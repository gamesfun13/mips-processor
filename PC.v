==> flow/design.v <==
`timescale 1ns / 1ps
module pcplusadder(input clk,rst,enable, output reg[31:0] pc);
always @(posedge clk) begin
if (enable==1)			 
			begin 
			pc<=pc+1;
			end
if (rst==1)				 
			begin 
			pc<=0;
			end
end
endmodule
# From RTL to reports: pcplusadder
# The steps from the RTL of pcplusadder to its reports follow in flow order.
# Lines are those of the file above, counted from 1.
# Cell names lack the library's common part.
inputs:
  design: "pcplusadder"
  clock: "clk"
  library: "sky130hd"
  corner: "tt_025C_1v80"

# Elaborated design
# Counts by Yosys on the flattened word-level netlist (proc, flatten, opt, wreduce; memories kept). Register bits leave out memories and registers merged into their read ports (data or address); mux counts leave out enables and synchronous resets folded into registers. Print and check cells are left out. Cells with the same type and inputs are merged into one.
op_classes:
  addsub: 1
  multipliers: 0
  div: 0
  cmp: 0
  n_eq: 0
  n_shift: 0
  n_mux: 0
  logic: 0
  reduce_and_logical: 0
op_table:
  columns: ["operator", "count"]
  rows:
  - ["32-bit by 1-bit adder with 32-bit output (second input constant)", 1]
bits:
  ff_bits: 32
  latchBits: 0
  ram_bits: 0
  mem_bits_ro: 0
  clocked_rd_ports_x_width: 0
  n_memories: 0
  inputBits: 3
  out_inout_bits: 32

# Logic depth
# Depth = most cells in a row (Yosys ltp): at word level without a register or memory, in the mapped netlist without a sequential cell, where the memories' decode and read muxes count.
logic_depth:
  ltp_word: 1
  abc_area: 0
  depth_mapped: 6
  depth_no_buf: 5

# After synthesis
# Source: synth_stat.txt of the flow (Yosys; design flattened, memories mapped). It holds for the ABC_AREA given above (unset counts as 0); a run with the other value may have another netlist.
types:
  columns: ["cell_type", "count"]
  rows:
  - ["dfxtp_1", 32]
  - ["mux2_2", 9]
  - ["nor2_1", 26]
  - ["xor2_1", 9]
  - ["nand4_1", 10]
  - ["nor2b_1", 10]
  - ["nor3_1", 10]
  - ["nand3_1", 9]
  - ["a21oi_1", 7]
  - ["xnor2_1", 4]
  - ["nand2_1", 9]
  - ["and4_1", 3]
  - ["clkbuf_1", 7]
  - ["or3_1", 4]
  - ["mux2_1", 2]
  - ["o31ai_1", 3]
  - ["or4_1", 3]
  - ["nor4_4", 1]
# Not listed: further types 14, cells in them 23.
synth_totals:
  stdcells: 181
  mapped_area_um2: 1564.0
  seq_area_um2: 640.6
  flip_flops: 32
  n_buf: 10

# Timing after synthesis
# Path of least setup slack by OpenSTA after synthesis, without wires, with an ideal clock, recovery checks aside; 20% of the period is set as input and as output delay. Where synthesis merged equal registers, the netlist keeps one of their names.
synth_timing:
  path_kind: "register to register"
  startpoint: "reg pc[8]"
  endpoint: "reg pc[31]"
  tclk_ns: 1.96
  setup_time_ns: 0.123
  t_first_pin_ns: 0.000
  t_arrival_ns: 1.811
  required_time_ns: 1.837
  slack_ns: 0.026
  delay_ns: 1.934
  path_stages: 6
  n_path_buf: 1
  synth_period_reached_ns: 1.934
# "delay_ns" = arrival - input delay + setup time.
# "path_stages": output pins that drive a net of the path, with the launching flip-flop's if there is one; two outputs of one cell count as two.
# "synth_period_reached_ns" = period - worst setup slack (recovery checks aside). The figure is calculated, with input and output delays left at 20% of the set period.
# The rows between start and end are the longest chain of elaborated cells between them; the timing report does not say that the signal goes this way. Where chains are equally long, one stands for them.
# Each line given opens the expression or statement behind the cell; cells for indexed reads and writes are added by Yosys, which also makes memories of some case tables.
synth_between:
  path_cell_list: "dfxtp_1 -> nand4_2 -> or4_4 -> buf_6 -> nor4_4 -> mux2_1"
  elab_chain_cells: 1
  cone_cells: 1
  cone_lines: 1
synth_rtl:
  columns: ["element", "line_no", "rtl"]
  rows:
  - ["start: declaration", 2, "module pcplusadder(input clk,rst,enable, output reg[31:0] pc);"]
  - ["start: assignment", 6, "pc<=pc+1;"]
  - ["start: assignment", 10, "pc<=0;"]
  - ["32-bit by 1-bit adder with 32-bit output", 6, null]
  - ["end: assignment", 6, null]
  - ["end: assignment", 10, null]
  - ["end: declaration", 2, null]

# Worst path after layout
# From the final timing report of job 2: the path of least setup slack in the routed layout; clock arrival at registers is part of the times.
layout_timing:
  path_kind: "input to register"
  startpoint: "in enable"
  endpoint: "reg pc[27]"
  tclk_ns: 3.03
  in_delay_ns: 0.61
  setup_time_ns: 0.10
  t_first_pin_ns: 0.61
  t_arrival_ns: 2.68
  required_time_ns: 3.27
  slack_ns: 0.59
  path_stages: 5
  n_path_buf: 1
layout_between:
  path_cell_list: "clkdlybuf4s50_1 -> and4_1 -> nand4_1 -> nor3b_1 -> mux2_2"
layout_rtl:
  columns: ["element", "line_no", "rtl"]
  rows:
  - ["start: declaration", 2, "module pcplusadder(input clk,rst,enable, output reg[31:0] pc);"]
  - ["end: assignment", 6, "pc<=pc+1;"]
  - ["end: assignment", 10, "pc<=0;"]
  - ["end: declaration", 2, null]
# No chain of elaborated cells between the ends is given.

==> results <==
pcplusadder through Yosys and OpenROAD on sky130hd: 2 stored runs, unordered, with their settings and measured results. The constraints put input and output delay at 20% of the set period each and load the outputs with 0.01 pF.
"achieved_period_ns" is the run's clock period less its worst setup slack. It is reckoned from that one timing run; input and output delays stay at 20% of the period that was set.
"worst_path_ns" is the time allowed to the run's worst setup path (the clock period less input and output delay, where it has them) less its slack. Clock arrival times count: a late capture clock shortens it, a late launch clock lengthens it.
"design_power_mw": no workload was simulated; the value follows from the tool's default switching activity.

--- job 1 ---
==> flow/run.sh <==
#!/bin/bash
# the make line also repeats the synthesis and layout settings of config.mk as NAME=value (left out here)
make -C /OpenROAD-flow-scripts/flow DESIGN_CONFIG=/design/flow/config.mk WORK_HOME=/design/flow/orfs CLKGATE_MAP_FILE= finish
==> flow/config.mk <==
export PLATFORM = sky130hd
export DESIGN_NAME = pcplusadder
export DESIGN_NICKNAME = pcplusadder
export VERILOG_FILES = /design/flow/design.v
export SDC_FILE = /design/flow/constraint.sdc
export NUM_CORES = 4
export LEC_CHECK = 0
export CAP_MARGIN = 20
export CELL_PAD_IN_SITES_DETAIL_PLACEMENT = 1
export CORE_ASPECT_RATIO = 0.63
export CORE_MARGIN = 2
export CORE_UTILIZATION = 55
export CTS_CLUSTER_DIAMETER = 126
export CTS_CLUSTER_SIZE = 49
export PLACE_DENSITY = 0.64
export SETUP_SLACK_MARGIN = -0.05
export SLEW_MARGIN = 20
==> flow/constraint.sdc <==
create_clock -name core_clock -period 3.39 [get_ports {clk}]
set_input_delay 0.6780 -clock core_clock [delete_from_list [all_inputs] [get_ports {clk}]]
set_output_delay 0.6780 -clock core_clock [all_outputs]
set_load 0.01 [all_outputs]

==> results, as YAML <==
outcome: "no results, clock tree synthesis failed with DPL-0033"

--- job 2 ---
==> flow/run.sh <==
#!/bin/bash
# the make line also repeats the synthesis and layout settings of config.mk as NAME=value (left out here)
make -C /OpenROAD-flow-scripts/flow DESIGN_CONFIG=/design/flow/config.mk WORK_HOME=/design/flow/orfs CLKGATE_MAP_FILE= finish
==> flow/config.mk <==
export PLATFORM = sky130hd
export DESIGN_NAME = pcplusadder
export DESIGN_NICKNAME = pcplusadder
export VERILOG_FILES = /design/flow/design.v
export SDC_FILE = /design/flow/constraint.sdc
export NUM_CORES = 4
export LEC_CHECK = 0
export ABC_AREA = 0
export CAP_MARGIN = 20
export CORE_ASPECT_RATIO = 1.2
export CORE_MARGIN = 2
export CORE_UTILIZATION = 50
export CTS_CLUSTER_DIAMETER = 58
export GPL_ROUTABILITY_DRIVEN = 0
export MAX_ROUTING_LAYER = met5
export PLACE_DENSITY_LB_ADDON = 0.25
export SETUP_SLACK_MARGIN = 0.08
export SLEW_MARGIN = 20
==> flow/constraint.sdc <==
create_clock -name core_clock -period 3.03 [get_ports {clk}]
set_input_delay 0.6060 -clock core_clock [delete_from_list [all_inputs] [get_ports {clk}]]
set_output_delay 0.6060 -clock core_clock [all_outputs]
set_load 0.01 [all_outputs]

==> results, as YAML <==
results:
  worst_hold_slack_ns: 0.520
  post_synth_area_um2: 1564.0
  final_cell_area_um2: 1970.6
  worst_path_ns: 1.83
  critical_path_type: "input to register"
  die_area_um2: 3593.2
  setup_worst_slack_ns: 0.593
  achieved_period_ns: 2.437
  layout_utilization_frac: 0.651
  tns_setup_ns: 0.000
  design_power_mw: 0.7183
